==> flow/design.v <==
module Memory
(
  (* keep=1 *) input  logic        clk,
  (* keep=1 *) input  logic        rst,
  (* keep=1 *) input  logic        mem0_val,
  (* keep=1 *) output logic        mem0_wait,
  (* keep=1 *) input  logic        mem0_type,
  (* keep=1 *) input  logic [31:0] mem0_addr,
  (* keep=1 *) input  logic [31:0] mem0_wdata,
  (* keep=1 *) output logic [31:0] mem0_rdata,
  (* keep=1 *) input  logic        mem1_val,
  (* keep=1 *) output logic        mem1_wait,
  (* keep=1 *) input  logic        mem1_type,
  (* keep=1 *) input  logic [31:0] mem1_addr,
  (* keep=1 *) input  logic [31:0] mem1_wdata,
  (* keep=1 *) output logic [31:0] mem1_rdata
);
  localparam mini = 4;    
  localparam full = 128;  
  localparam memsize = full;
  logic [31:0] mem [memsize];
  logic [31-$clog2(memsize)-2:0] mem0_addr0_unused;
  assign mem0_addr0_unused = mem0_addr[31:$clog2(memsize)+2];
  logic [1:0] mem0_addr1_unused;
  assign mem0_addr1_unused = mem0_addr[1:0];
  logic [31-$clog2(memsize)-2:0] mem1_addr0_unused;
  assign mem1_addr0_unused = mem1_addr[31:$clog2(memsize)+2];
  logic [1:0] mem1_addr1_unused;
  assign mem1_addr1_unused = mem1_addr[1:0];
  always_ff @(posedge clk) begin
    if ( rst ) begin
      mem[   0] <= 32'h00200093;   
      mem[   1] <= 32'h00208113;   
      mem[   2] <= 32'h20202823;   
      mem[   3] <= 32'h0000006F;   
    end
    else begin
      if ( mem0_val && (mem0_type == 1) && (mem0_addr[31:$clog2(memsize)+2] == '0)) begin
        mem[mem0_addr[$clog2(memsize)+1:2]] <= mem0_wdata;
      end
      else if ( mem1_val && (mem1_type == 1) && (mem1_addr[31:$clog2(memsize)+2] == '0)) begin
        mem[mem1_addr[$clog2(memsize)+1:2]] <= mem1_wdata;
      end
    end
  end
  always_comb begin
    if ( mem0_val && (mem0_type == 0) && (mem0_addr[31:$clog2(memsize)+2] == '0))
      mem0_rdata = mem[mem0_addr[$clog2(memsize)+1:2]];
    else
      mem0_rdata = 32'bx;
    if ( mem1_val && (mem1_type == 0) && (mem1_addr[31:$clog2(memsize)+2] == '0))
      mem1_rdata = mem[mem1_addr[$clog2(memsize)+1:2]];
    else
      mem1_rdata = 32'bx;
  end
  assign mem0_wait = 1'b0;
  assign mem1_wait = 1'b0;
endmodule
---- Tool chain data of Memory ----
What the tools print for Memory, step after step.
Line numbers count from 1 in the design file above.
Operators carry their Yosys type and port widths (W data, S select, Z words).
Library cell names are shortened.
A cell with - has no value.
design
  top ..................................... Memory
  clock port .............................. clk
  library ................................. sky130hd
  timing corner ........................... tt_025C_1v80

---- Word level ----
Yosys after proc, flatten, opt, wreduce and memory -nomap, before mapping. Enables and synchronous resets that opt folds into registers are not counted as muxes. Memory bits, and registers merged into a memory's read port (data or address), are not among the register bits. Print and check cells are not counted. Equal cells are merged and count once.
Memory sizes are those after Yosys's memory passes, which may raise the word count (mostly to a power of two), join words into wider ones and drop unused or constant bits.
bit counts
  register bits after elaboration ......... 0
  bits in writable memories ............... 4096
  memories ................................ 1
  bits of input ports ..................... 134
  output and inout port bits .............. 66
  elaborated cells ........................ 35
memories
  name  depth  width  line  source
  mem   128    32     21    logic [31:0] mem [memsize];
operators by class
  muxes and demuxes ....................... 21
  bitwise logic cells ..................... 2
  reductions and logical operators ........ 11
operators by type and width
  operator             count
  $mux W32             8
  $logic_not A23 Y1    2
  $mux W7              6
  $reduce_or A32 Y1    1
  $logic_and A1 B1 Y1  8
  $mux W1              7
  $not A1 Y1           2

---- Depth ----
Depth = most cells in a row (Yosys ltp): at word level without a register or memory, in the mapped netlist without a sequential cell, where the memories' decode and read muxes count.
depth
  depth after elaboration ................. 7
  ABC_AREA ................................ 0
  depth in mapped cells ................... 10
  mapped depth without buffers ............ 6

---- Netlist ----
Source: synth_stat.txt of the flow (Yosys; design flattened, memories mapped). It holds for the ABC_AREA given above (unset counts as 0); a run with the other value may have another netlist.
The area totals of this step are shown rounded.
cell types
  type      count  area in all (µm²)
  edfxtp_1  4096   1.23E+05
  mux4_2    2688   6.05E+04
  clkbuf_1  415    1.56E+03
  nor2_1    261    979.69
  buf_2     159    795.763
  mux2_2    67     754.474
  nand2_1   126    472.954
  buf_1     77     289.027
  a22oi_1   27     202.694
  mux2i_1   19     190.182
  nand2b_1  17     106.352
  nor3_1    19     95.091
  a31oi_1   14     87.584
  nor4_1    13     81.328
  o22ai_1   10     62.56
  a21oi_1   9      45.043
  o32ai_1   5      43.792
  buf_4     5      37.536
Other cell types: 15; their cells: 33.
mapped netlist
  cell count .............................. 8060
  synthesis area .......................... 0.1895 mm²
  sequential area ......................... 0.123 mm²
  flip-flop cells ......................... 4096
  buffers ................................. 656

---- Worst setup path after synthesis ----
Path of least setup slack by OpenSTA after synthesis, without wires, with an ideal clock, recovery checks aside; 20% of the period is set as input and as output delay. Where synthesis merged equal registers, the netlist keeps one of their names.
timing after synthesis
  path type ............................... input to register
  start point ............................. input port mem1_addr[14]
  end point ............................... memory mem[100][10]
  clock period ............................ 5.33 ns
  input delay ............................. 1.066 ns
  library setup time ...................... 0.501 ns
  time at the first pin ................... 1.066 ns
  data arrival time ....................... 4.338 ns
  data required time ...................... 4.829 ns
  slack ................................... 0.490 ns
  delay of the path ....................... 3.773 ns
  stages on the path ...................... 9
  buffers on the path ..................... 3
  synthesis period reached ................ 4.84 ns
"delay of the path" = arrival - input delay + setup time.
"stages on the path": output pins that drive a net of the path, with the launching flip-flop's if there is one; two outputs of one cell count as two.
"synthesis period reached" is the clock period less the worst setup slack; recovery checks do not enter. This is arithmetic on one report: input and output delays are still those of the set period (20% each).
Between the ends stands the longest chain of elaborated cells between them, by number of cells; it is not shown to be the way that was timed. Of several equally long chains one is given.
Each line given opens the expression or statement behind the cell; cells for indexed reads and writes are added by Yosys, which also makes memories of some case tables.
between the ends, after synthesis
  cells stage by stage .................... nor4_1 -> nand4_1 -> nor2_1 -> and2_1 -> clkbuf_1 -> clkbuf_1 -> buf_1 -> nand2_1 -> nand2_1
  length of the longest elaborated chain .. 7
  elaborated cells on any way between the ends .. 15
  those cells by class .................... 12 x mux; 3 x reduce/logical
RTL lines, path after synthesis
  element              line  source
  from (decl)          14    (* keep=1 *) input  logic [31:0] mem1_addr,
  $logic_not A23 Y1    41    else if ( mem1_val && (mem1_type == 1) && (mem1_addr[31:$clog2(memsize)+2] == '0)) begin
  $logic_and A1 B1 Y1  41
  $mux W1              41
  $mux W1              38    if ( mem0_val && (mem0_type == 1) && (mem0_addr[31:$clog2(memsize)+2] == '0)) begin
  $mux W1              31    if ( rst ) begin
  $reduce_or A32 Y1    -
  $mux W7              -
  to (decl)            21    logic [31:0] mem [memsize];

---- Worst path after layout ----
Path of least setup slack in the final report of record 2 (OpenROAD, finished layout, wires in). Where an end is a register, its clock arrival counts in the times.
timing after layout
  path type ............................... input to output
  start point ............................. input port mem0_addr[2]
  end point ............................... output port mem0_rdata[27]
  clock period ............................ 3.27 ns
  input delay ............................. 0.65 ns
  external output delay ................... 0.65 ns
  time at the first pin ................... 0.65 ns
  data arrival time ....................... 3.78 ns
  data required time ...................... 2.62 ns
  slack ................................... -1.17 ns
  stages on the path ...................... 11
  buffers on the path ..................... 7
Between the ends stands the longest chain of elaborated cells between them, by number of cells; it is not shown to be the way that was timed. Of several equally long chains one is given.
A memory read counts as a cell of the chain, while the word-level depth stops at memories.
between the ends, after layout
  cells stage by stage .................... buf_16 -> buf_16 -> buf_12 -> buf_16 -> buf_12 -> buf_16 -> mux4_2 -> mux4_2 -> mux4_2 -> mux2_4 -> buf_6
  length of the longest elaborated chain .. 2
  elaborated cells on any way between the ends .. 2
  source lines of those cells ............. 2
  those cells by class .................... 1 x mux; 1 x memory
RTL lines, path after layout
  element           line  source
  from (decl)       8     (* keep=1 *) input  logic [31:0] mem0_addr,
  $mem_v2 Z128 W32  21    logic [31:0] mem [memsize];
  $mux W32          47    if ( mem0_val && (mem0_type == 0) && (mem0_addr[31:$clog2(memsize)+2] == '0))
  to (decl)         10    (* keep=1 *) output logic [31:0] mem0_rdata,

Below are 2 stored runs of the flow (Yosys, OpenROAD; platform sky130hd) on Memory, each with its settings and what was measured, unordered. Constraints: input delay and output delay 20% of the set period each, output load 0.01 pF.
"period reached" is the run's clock period less its worst setup slack. It is reckoned from that one timing run; input and output delays stay at 20% of the period that was set.
"time used up by the worst setup path" is the time allowed to the run's worst setup path (the clock period less input and output delay, where it has them) less its slack. Clock arrival times count: a late capture clock shortens it, a late launch clock lengthens it.
By "total power of the final layout" is meant OpenSTA's value without simulated activity: inputs other than the clock are taken to toggle once in ten clock periods, and the tool carries that through the logic.
Measured values are rounded.

---- record 1 ----
settings
  period_ns = 3.76
  CORE_UTILIZATION = 70
  SETUP_SLACK_MARGIN = 0.01
  CELL_PAD_IN_SITES_GLOBAL_PLACEMENT = 3
  CELL_PAD_IN_SITES_DETAIL_PLACEMENT = 2
  CTS_CLUSTER_SIZE = 51
  MIN_ROUTING_LAYER = met2
  MAX_ROUTING_LAYER = met5
  CAP_MARGIN = 20
  CORE_MARGIN = 2
  SLEW_MARGIN = 20
results
  stopped before the end: placement reported GPL-0301

---- record 2 ----
settings
  period_ns = 3.27
  CORE_UTILIZATION = 49
  SETUP_SLACK_MARGIN = 0.2
  PLACE_DENSITY = 0.84
  CELL_PAD_IN_SITES_GLOBAL_PLACEMENT = 1
  TNS_END_PERCENT = 55
  ABC_AREA = 0
  CTS_CLUSTER_SIZE = 62
  CTS_CLUSTER_DIAMETER = 160
  CAP_MARGIN = 30
  MIN_ROUTING_LAYER = met1
  MAX_ROUTING_LAYER = met4
  CORE_MARGIN = 2
  SLEW_MARGIN = 20
results
  worst slack on setup checks ............. -1.167 ns
  die size ................................ 0.3918 mm²
  total power of the final layout ......... 88.75 mW
  final design utilization ................ 57.3%
  period reached .......................... 4.437 ns
  worst-case hold slack ................... 0.555 ns
  total negative slack on setup checks .... -65.49 ns
  standard-cell area of the final layout .. 0.2208 mm²
  time used up by the worst setup path .... 3.13 ns
  kind of the worst setup path ............ input to output
  post-synthesis cell area ................ 0.1895 mm²
